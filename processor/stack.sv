==> flow/design.v <==
module stack (
	input clk,
	input push,  
	input [7:0] pushin,
	input reset,
	output logic [7:0] popout,
	output logic empty,
	output logic full
);
        logic [6:0] ptr = 0;
	logic [7:0] stack [0:64]; 
	always @ (posedge clk)
		if (reset) begin
			ptr <= 0;
			full <= 0;
			empty <= 1;
		end
		else if(push == 1) begin
			if (ptr == 64) begin
				full <= 1;
			end
    			else begin 
				popout = stack[ptr];
    				ptr = ptr + 1;
				stack[ptr] = pushin;
			end
  		end
		else if(push == 0) begin
			if (ptr == 0) begin
				empty <= 1;
			end
			else begin
    				popout = stack[ptr]; 
    				ptr = ptr - 1;
			end
  		end
endmodule
[Reports on stack]
What the tools print for stack, step after step.
Lines are those of the file above, counted from 1.
Library cell names are shortened.
Not given: n/a
Inputs
  top module: stack
  clock input: clk
  cell library: sky130hd
  timing corner: tt_025C_1v80

[Word level]
Yosys after proc, flatten, opt, wreduce and memory -nomap, before mapping. Print and check cells are not counted. Equal cells are merged and count once.
Word-level totals
  bits in registers: 536
  latch bits: 0
  memory bits (writable): 0
  bits in read-only memories: 0
  clocked read ports x word width: 0
  memories: 0
  input bits: 11
  output and inout port bits: 10
  word-level cells: 280
Operators by class
  add/subtract/negate cells: 2
  $mul: 0
  divide/modulo/power cells: 0
  $lt $le $gt $ge: 0
  equal/unequal tests: 130
  shift-type cells: 0
  muxes and demuxes: 8
  bitwise operators: 2
  reduce/logical cells: 70
Operators by type and width (count)
  8-bit case mux with 64-bit select: 2
  7-bit by 6-bit equality test with 1-bit output (second input constant): 64
  4-bit AND reduction: 65
  7-bit by 5-bit equality test with 1-bit output (second input constant): 32
  7-bit by 4-bit equality test with 1-bit output (second input constant): 16
  7-bit by 3-bit equality test with 1-bit output (second input constant): 8
  7-bit by 2-bit equality test with 1-bit output (second input constant): 4
  8-bit two-way mux: 3
  7-bit two-way mux: 3
  7-bit by 1-bit equality test with 1-bit output (second input constant): 2
  7-bit equality test (second input constant): 2
  7-bit logical NOT: 2
  7-bit by 1-bit adder with 7-bit output (second input constant): 1
  7-bit by 1-bit subtractor with 7-bit output (second input constant): 1
  2-bit inequality test (second input constant): 2
  2-bit AND reduction: 2
  3-bit AND reduction: 1
  1-bit inverter: 2

[Logic depth]
Longest topological path by Yosys (ltp), each cell counted once; first at word level (registers and memories cut), then after technology mapping (sequential cells cut; the memories' decode and read muxes count).
Depth
  depth after elaboration: 4
  ABC_AREA: 0
  mapped depth: 11
  gate-level depth less buffers: 8

[Mapped cells and area]
Source: synth_stat.txt of the flow (Yosys; design flattened, memories mapped). It holds for the ABC_AREA given above (unset counts as 0); a run with the other value may have another netlist.
Cells by type
  edfxtp_1: count 528, area in all 1.59E+04 um2
  a22oi_1: count 136, area in all 1.02E+03 um2
  nand3_1: count 125, area in all 625.6 um2
  nor2_1: count 127, area in all 476.707 um2
  nand4_1: count 47, area in all 294.032 um2
  nand2_1: count 62, area in all 232.723 um2
  a32oi_1: count 24, area in all 210.202 um2
  dfxtp_1: count 8, area in all 160.154 um2
  and3_1: count 22, area in all 137.632 um2
  clkbuf_1: count 33, area in all 123.869 um2
  a41oi_1: count 12, area in all 105.101 um2
  buf_2: count 21, area in all 105.101 um2
  buf_6: count 9, area in all 101.347 um2
  nor4_1: count 16, area in all 100.096 um2
  a22o_1: count 10, area in all 87.584 um2
  nor3_1: count 17, area in all 85.082 um2
  o2111ai_1: count 9, area in all 78.826 um2
  ha_1: count 6, area in all 75.072 um2
Not listed: further types 60, cells in them 180.
Mapped netlist
  cell count: 1392
  mapped area: 0.0213605 mm2
  sequential part of the area: 0.0160154 mm2
  flip-flops: 536
  buffer cells: 76

[Path before layout]
Source: OpenSTA report_checks on the synthesized netlist (no wires, ideal clock, input and output delay 20% of the period each), path of least setup slack; recovery checks are left aside. Register names are those of the netlist, which keeps one name where synthesis merged equal registers.
Timing path post-synthesis
  path type: reg-to-reg
  from: register ptr[0]
  to: register stack[64][0]
  period: 2.89 ns
  library setup time: 0.383 ns
  launch time at the first pin: 0.000 ns
  data arrival time: 2.401 ns
  required time: 2.507 ns
  path slack: 0.106 ns
  path delay: 2.784 ns
  driving pins on the path: 9
  buffers on the path: 1
  period reached after synthesis: 2.784 ns
"path delay" = arrival - input delay + setup time.
"driving pins on the path": output pins that drive a net of the path, with the launching flip-flop's if there is one; two outputs of one cell count as two.
"period reached after synthesis" is the clock period less the worst setup slack; recovery checks do not enter. This is arithmetic on one report: input and output delays are still those of the set period (20% each).
Between the ends stands the longest chain of elaborated cells between them, by number of cells; it is not shown to be the way that was timed. Of several equally long chains one is given.
Each line given opens the expression or statement behind the cell; cells for indexed reads and writes are added by Yosys, which also makes memories of some case tables.
At most two assigning lines are given for a register; there are more.
Between the ends, post-synthesis
  cells stage by stage: dfxtp_1 inv_1 ha_1 nor2b_1 and3_1 buf_2 nor3_2 nand3b_1 nor3_1
  cells in the longest elaborated chain: 3
  elaborated cells on any way between the ends: 5
  classes of those cells: add/sub: 1; eq/ne: 2; logic: 1; reduce/logical: 1
Ends and longest elaborated chain, post-synthesis
  start, declared: line 10  | logic [6:0] ptr = 0;
  start, assigned: line 24  | ptr = ptr + 1;
  start, assigned: line 34  | ptr = ptr - 1;
  7-bit by 1-bit adder with 7-bit output: line 24
  7-bit equality test: line 25  | stack[ptr] = pushin;
  4-bit AND reduction
  end, assigned: line 25
  end, declared: line 11  | logic [7:0] stack [0:64];

Appendix: runs

Record of 2 stored runs of the RTL-to-layout flow on stack, platform sky130hd. The runs are unordered. Constraints: input delay and output delay 20% of the set period each, output load 0.01 pF.

Run 1
==> flow/run.sh <==
#!/bin/bash
# the make line also repeats the synthesis and layout settings of config.mk as NAME=value (left out here)
make -C /OpenROAD-flow-scripts/flow DESIGN_CONFIG=/design/flow/config.mk WORK_HOME=/design/flow/orfs CLKGATE_MAP_FILE= finish
==> flow/config.mk <==
export PLATFORM = sky130hd
export DESIGN_NAME = stack
export DESIGN_NICKNAME = stack
export VERILOG_FILES = /design/flow/design.v
export SDC_FILE = /design/flow/constraint.sdc
export NUM_CORES = 4
export LEC_CHECK = 0
export CAP_MARGIN = 20
export CELL_PAD_IN_SITES_DETAIL_PLACEMENT = 2
export CELL_PAD_IN_SITES_GLOBAL_PLACEMENT = 2
export CORE_MARGIN = 2
export CORE_UTILIZATION = 62
export CTS_CLUSTER_DIAMETER = 299
export CTS_CLUSTER_SIZE = 26
export GPL_TIMING_DRIVEN = 1
export MAX_ROUTING_LAYER = met4
export PLACE_DENSITY_LB_ADDON = 0.03
export SLEW_MARGIN = 20
==> flow/constraint.sdc <==
create_clock -name core_clock -period 2.83 [get_ports {clk}]
set_input_delay 0.5660 -clock core_clock [delete_from_list [all_inputs] [get_ports {clk}]]
set_output_delay 0.5660 -clock core_clock [all_outputs]
set_load 0.01 [all_outputs]

==> results of run 1 <==
did not finish, placement stopped with DPL-0033

Run 2
==> flow/run.sh <==
#!/bin/bash
# the make line also repeats the synthesis and layout settings of config.mk as NAME=value (left out here)
make -C /OpenROAD-flow-scripts/flow DESIGN_CONFIG=/design/flow/config.mk WORK_HOME=/design/flow/orfs CLKGATE_MAP_FILE= finish
==> flow/config.mk <==
export PLATFORM = sky130hd
export DESIGN_NAME = stack
export DESIGN_NICKNAME = stack
export VERILOG_FILES = /design/flow/design.v
export SDC_FILE = /design/flow/constraint.sdc
export NUM_CORES = 4
export LEC_CHECK = 0
export ABC_AREA = 1
export CAP_MARGIN = 20
export CELL_PAD_IN_SITES_GLOBAL_PLACEMENT = 3
export CORE_ASPECT_RATIO = 0.96
export CORE_MARGIN = 2
export CORE_UTILIZATION = 72
export CTS_CLUSTER_DIAMETER = 400
export CTS_CLUSTER_SIZE = 20
export GPL_ROUTABILITY_DRIVEN = 0
export GPL_TIMING_DRIVEN = 1
export MAX_ROUTING_LAYER = met5
export MIN_ROUTING_LAYER = met1
export SETUP_SLACK_MARGIN = -0.18
export SLEW_MARGIN = 40
==> flow/constraint.sdc <==
create_clock -name core_clock -period 4.27 [get_ports {clk}]
set_input_delay 0.8540 -clock core_clock [delete_from_list [all_inputs] [get_ports {clk}]]
set_output_delay 0.8540 -clock core_clock [all_outputs]
set_load 0.01 [all_outputs]

==> results of run 2 <==
did not finish, placement stopped with GPL-0301
